==> flow/design.v <==
module I2S_DECODER #(
    parameter DATA_WIDTH = 24
)(
    input  logic clk, rstn, en,
    input  logic ws_i, sd_i,
    output logic [DATA_WIDTH-1:0] left_word_o,
    output logic [DATA_WIDTH-1:0] right_word_o,
    output logic left_word_valid_o,
    output logic right_word_valid_o
);
    logic ws_dly;
    logic [$clog2(DATA_WIDTH+1)-1:0] bit_cnt;
    logic [DATA_WIDTH-1:0] shift_reg;
    always_ff @(posedge clk or negedge rstn) begin
        if (!rstn) begin
            ws_dly              <= 1'bx;
            bit_cnt             <= '0;
            shift_reg           <= '0;
            left_word_valid_o   <= 1'b0;
            right_word_valid_o  <= 1'b0;
        end
        else if (en) begin
            ws_dly             <= ws_i;
            left_word_valid_o  <= 1'b0;
            right_word_valid_o <= 1'b0;
           if (ws_i !== ws_dly)
                bit_cnt <= '0;
            else if (bit_cnt < DATA_WIDTH)
                bit_cnt <= bit_cnt + 1'b1;
            if (bit_cnt < DATA_WIDTH)
                shift_reg <= {shift_reg[DATA_WIDTH-2:0], sd_i};
            if (bit_cnt == DATA_WIDTH-1) begin
                if (ws_i == 1'b0) begin
                    left_word_o       <= {shift_reg[DATA_WIDTH-2:0], sd_i};
                    left_word_valid_o <= 1'b1;
                end
                else begin
                    right_word_o       <= {shift_reg[DATA_WIDTH-2:0], sd_i};
                    right_word_valid_o <= 1'b1;
                end
            end
        end
    end
endmodule
module I2R_RX #(
    parameter DATA_WIDTH = 24
)(
    input  logic rstn, clk, en,
    input  logic cfg_ch_single, cfg_ch_sel,
    input  logic ws_i, sd_i,
    input  logic tx_ready,
    output logic tx_valid,
    output logic tx_ch,
    output logic [DATA_WIDTH-1:0] tx_data
);
    localparam LEFT  = 1'b0;
    localparam RIGHT = 1'b1;
    logic [DATA_WIDTH-1:0] l_word, r_word;
    logic l_valid, r_valid;
    I2S_DECODER #(.DATA_WIDTH(DATA_WIDTH)) decoder_inst (
        .clk(clk),
        .rstn(rstn),
        .en(en),
        .ws_i(ws_i),
        .sd_i(sd_i),
        .left_word_o(l_word),
        .right_word_o(r_word),
        .left_word_valid_o(l_valid),
        .right_word_valid_o(r_valid)
    );
    logic [DATA_WIDTH-1:0] buf_data;
    logic buf_valid;
    logic buf_ch;
    always_ff @(posedge clk or negedge rstn) begin
        if (!rstn) begin
            tx_valid  <= 1'b0;
            tx_data   <= '0;
            tx_ch     <= 1'b0;
            buf_valid <= 1'b0;
            buf_data  <= '0;
            buf_ch    <= 1'b0;
        end
        else if (en) begin
            if (tx_valid && tx_ready) begin
                tx_valid  <= 1'b0;
                buf_valid <= 1'b0;  
            end
            if (!buf_valid) begin
                if (cfg_ch_single) begin
                    if (cfg_ch_sel == LEFT && l_valid) begin
                        buf_data  <= l_word;
                        buf_ch    <= LEFT;
                        buf_valid <= 1'b1;
                    end
                    else if (cfg_ch_sel == RIGHT && r_valid) begin
                        buf_data  <= r_word;
                        buf_ch    <= RIGHT;
                        buf_valid <= 1'b1;
                    end
                end
                else begin
                    if (l_valid) begin
                        buf_data  <= l_word;
                        buf_ch    <= LEFT;
                        buf_valid <= 1'b1;
                    end
                    else if (r_valid) begin
                        buf_data  <= r_word;
                        buf_ch    <= RIGHT;
                        buf_valid <= 1'b1;
                    end
                end
            end
           if (!tx_valid && buf_valid) begin
    tx_data  <= buf_data;
    tx_ch    <= buf_ch;
    tx_valid <= 1'b1;
end
else if (tx_valid && tx_ready) begin
    tx_valid  <= 1'b0;
    buf_valid <= 1'b0; 
end
        end
    end
endmodule
# Reports on I2R_RX
# Tool output for the design above, in the order of the flow.
# Lines are those of the file above, counted from 1.
# Library cell names are shortened.
# The mark -- stands for no value.
dict set report inputs {
  top {I2R_RX}
  clock {clk}
  cell_library {sky130hd}
  pvt_corner {tt_025C_1v80}
}

# Elaborated design
# Source: Yosys, flattened and elaborated, memories not mapped. Widths are those after wreduce. Registers that Yosys merges into a memory's read port (data or address) are not register bits. Print and check cells do not count. Equal cells are merged and count once.
dict set report word_totals {
  word_cells 63
  ff_bits 131
  output_inout_bits 26
  in_bits 8
}
dict set report op_classes {
  compare 1
  eq_ne 3
  logic 3
  n_reduce_logical 15
  mux 27
  n_addsub 1
}
# operator n
set ops {}
lappend ops {{2-to-1 mux 24 bit} 5}
lappend ops {{2-to-1 mux 1 bit} 20}
lappend ops {{AND reduction 4 bit} 3}
lappend ops {{2-to-1 mux 5 bit} 2}
lappend ops {{AND reduction 2 bit} 4}
lappend ops {{adder 5 x 1 -> 5 bit with constant B} 1}
lappend ops {{< comparator 5 bit with constant B} 1}
lappend ops {{== test 5 bit with constant B} 1}
lappend ops {{logical AND 1 bit} 4}
lappend ops {{nonzero test 2 bit} 2}
lappend ops {{inverter 1 bit} 3}
lappend ops {{inequality test 3 x 1 -> 1 bit with constant B} 1}
lappend ops {{nonzero test 3 bit} 1}
lappend ops {{!== test 1 bit} 1}
lappend ops {{zero test 1 bit} 1}

# Longest topological paths
# Yosys ltp: most cells in a row. Word level: on the elaborated netlist, between registers, memories and ports. Mapped: between sequential cells and ports; inverters and the memories' decode and read muxes count.
dict set report depth {
  ltp_word 8
  abc_area 0
  mapped_depth 6
  ltp_nobuf 4
}

# Synthesis result
# The flow's flattened synthesis, as Yosys stat reports it; memories are mapped. The netlist is that of the ABC_AREA named above (0 if unset); the other value can give another one.
# cell_type n area_total_um2
set types {}
lappend types {dfrtp_1 83 2.08E+03}
lappend types {edfxtp_1 48 1.44E+03}
lappend types {mux2_2 95 1.07E+03}
lappend types {buf_2 7 35.034}
lappend types {a2111oi_4 1 27.526}
lappend types {buf_6 2 22.522}
lappend types {mux2i_1 2 20.019}
lappend types {o21ai_0 4 20.019}
lappend types {and3_1 3 18.768}
lappend types {nand2_1 5 18.768}
lappend types {o2bb2ai_1 2 17.517}
lappend types {a21oi_1 3 15.014}
lappend types {nand3b_1 2 15.014}
lappend types {ha_1 1 12.512}
lappend types {or3_1 2 12.512}
lappend types {inv_1 3 11.261}
lappend types {mux2_1 1 11.261}
lappend types {a21bo_2 1 10.01}
# Not listed: further types 14, cells in them 16.
dict set report mapped {
  synth_area_um2 4954.8
  cells 281
  flip_flops 131
}
# The figures by module come from a second, unflattened synthesis with its own total; it is not the netlist above.
dict set report hier_totals {
  hier_cells 279
  hier_area_um2 5122.4
}
# Rows give one instance, submodules left out.
# module cells seq_area_um2 n_inst mod_area_um2
set by_module {}
lappend by_module {{I2S_DECODER (DATA_WIDTH=24)} 135 2217.1 1 2776.4}
lappend by_module {I2R_RX 144 1301.2 1 2346.0}

# Worst setup path after synthesis
# OpenSTA on the mapped netlist: ideal clock, no wires. The path of least setup slack (recovery checks aside). Input and output delay are each 20% of the period. Register names are those of the netlist, which keeps one name where synthesis merged equal registers.
dict set report synth_timing {
  path_kind {input to register}
  from {in en}
  to {reg decoder_inst.left_word_o[0]}
  required_time_ns 3.720
  path_stages 4
  input_delay_ns 0.832
  arrival_time_ns 3.114
  delay_ns 2.722
  setup_slack_ns 0.605
  setup_time_ns 0.440
  period_ns 4.16
  period_less_setup_slack_ns 3.555
}
# "delay_ns" is the arrival time less input delay plus setup time.
# "path_stages": output pins that drive a net of the path, with the launching flip-flop's if there is one; two outputs of one cell count as two.
# "period_less_setup_slack_ns" is the clock period less the worst setup slack; recovery checks do not enter. This is arithmetic on one report: input and output delays are still those of the set period (20% each).
# Between the ends stands the longest chain of elaborated cells between them, by number of cells; it is not shown to be the way that was timed. Of several equally long chains one is given.
# A line is the first line of the expression or statement that the cell stems from. Yosys adds cells for indexed reads and writes and turns some case tables into memories.
dict set report synth_between {
  path_cell_list {buf_2 > and3_1 > nand3b_1 > nor3b_1}
  elab_chain_cells 1
  cells_between 1
  lines_between 0
  cone_classes {reduce/logical (1)}
}
# element line
set synth_rtl {}
lappend synth_rtl {{start: declaration} 48} ;# input  logic rstn, clk, en,
lappend synth_rtl {{AND reduction 4 bit} --}
lappend synth_rtl {{end: assignment} 34} ;# left_word_o       <= {shift_reg[DATA_WIDTH-2:0], sd_i};
lappend synth_rtl {{end: declaration} 6} ;# output logic [DATA_WIDTH-1:0] left_word_o,

# Timing after layout
# From the final timing report of stored run 1: the path of least setup slack in the routed layout; clock arrival at registers is part of the times.
dict set report layout_timing {
  path_kind {input to register}
  from {in en}
  to {reg buf_data[8]}
  period_ns 3.76
  arrival_time_ns 2.70
  setup_time_ns 0.12
  setup_slack_ns 1.35
  required_time_ns 4.05
  input_delay_ns 0.75
  path_stages 5
}
# Between the ends stands the longest chain of elaborated cells between them, by number of cells; it is not shown to be the way that was timed. Of several equally long chains one is given.
# At most two assigning lines are given for a register; there are more.
dict set report layout_between {
  path_cell_list {clkdlybuf4s50_1 > inv_1 > a2111oi_4 > buf_4 > mux2_2}
  elab_chain_cells 1
  cells_between 1
  lines_between 0
  cone_classes {reduce/logical (1)}
}
# element line
set layout_rtl {}
lappend layout_rtl {{start: declaration} 48} ;# input  logic rstn, clk, en,
lappend layout_rtl {{AND reduction 4 bit} --}
lappend layout_rtl {{end: assignment} 91} ;# buf_data  <= l_word;
lappend layout_rtl {{end: assignment} 96} ;# buf_data  <= r_word;
lappend layout_rtl {{end: declaration} 71} ;# logic [DATA_WIDTH-1:0] buf_data;

2 stored runs of I2R_RX in the flow (synthesis by Yosys, layout by OpenROAD, sky130hd cells), in arbitrary order. Constraints: input delay and output delay 20% of the set period each, output load 0.01 pF.

[flow] stored run 1: files
==> flow/run.sh <==
#!/bin/bash
# the make line also repeats the synthesis and layout settings of config.mk as NAME=value (left out here)
make -C /OpenROAD-flow-scripts/flow DESIGN_CONFIG=/design/flow/config.mk WORK_HOME=/design/flow/orfs CLKGATE_MAP_FILE= finish
==> flow/config.mk <==
export PLATFORM = sky130hd
export DESIGN_NAME = I2R_RX
export DESIGN_NICKNAME = I2R_RX
export VERILOG_FILES = /design/flow/design.v
export SDC_FILE = /design/flow/constraint.sdc
export NUM_CORES = 4
export LEC_CHECK = 0
export ABC_AREA = 0
export CAP_MARGIN = 20
export CORE_ASPECT_RATIO = 0.5
export CORE_MARGIN = 2
export CORE_UTILIZATION = 49
export CTS_CLUSTER_SIZE = 17
export GPL_ROUTABILITY_DRIVEN = 1
export PLACE_DENSITY_LB_ADDON = 0.23
export SLEW_MARGIN = 0
==> flow/constraint.sdc <==
create_clock -name core_clock -period 3.76 [get_ports {clk}]
set_input_delay 0.7520 -clock core_clock [delete_from_list [all_inputs] [get_ports {clk}]]
set_output_delay 0.7520 -clock core_clock [all_outputs]
set_load 0.01 [all_outputs]

[flow] stored run 1: metrics
[metrics] synthesis_area_um2 = 4954.8
[metrics] design.die.area_um2 = 10981.1
[metrics] utilization_frac = 0.625
[metrics] timing.setup.ws_ns = 1.346
[metrics] timing.setup.tns_ns = 0.000

[flow] stored run 2: files
==> flow/run.sh <==
#!/bin/bash
# the make line also repeats the synthesis and layout settings of config.mk as NAME=value (left out here)
make -C /OpenROAD-flow-scripts/flow DESIGN_CONFIG=/design/flow/config.mk WORK_HOME=/design/flow/orfs CLKGATE_MAP_FILE= finish
==> flow/config.mk <==
export PLATFORM = sky130hd
export DESIGN_NAME = I2R_RX
export DESIGN_NICKNAME = I2R_RX
export VERILOG_FILES = /design/flow/design.v
export SDC_FILE = /design/flow/constraint.sdc
export NUM_CORES = 4
export LEC_CHECK = 0
export ABC_AREA = 1
export CAP_MARGIN = 0
export CELL_PAD_IN_SITES_GLOBAL_PLACEMENT = 0
export CORE_MARGIN = 8
export CORE_UTILIZATION = 72
export CTS_CLUSTER_DIAMETER = 249
export CTS_CLUSTER_SIZE = 74
export GPL_ROUTABILITY_DRIVEN = 1
export GPL_TIMING_DRIVEN = 0
export PLACE_DENSITY = 0.91
export SETUP_SLACK_MARGIN = 0.28
export SLEW_MARGIN = 20
export TNS_END_PERCENT = 60
==> flow/constraint.sdc <==
create_clock -name core_clock -period 4.63 [get_ports {clk}]
set_input_delay 0.9260 -clock core_clock [delete_from_list [all_inputs] [get_ports {clk}]]
set_output_delay 0.9260 -clock core_clock [all_outputs]
set_load 0.01 [all_outputs]

[flow] stored run 2: metrics
[metrics] synthesis_area_um2 = 5793.1
[metrics] design.die.area_um2 = 11172.5
[metrics] utilization_frac = 0.887
[metrics] timing.setup.ws_ns = 2.241
[metrics] timing.setup.tns_ns = 0.000
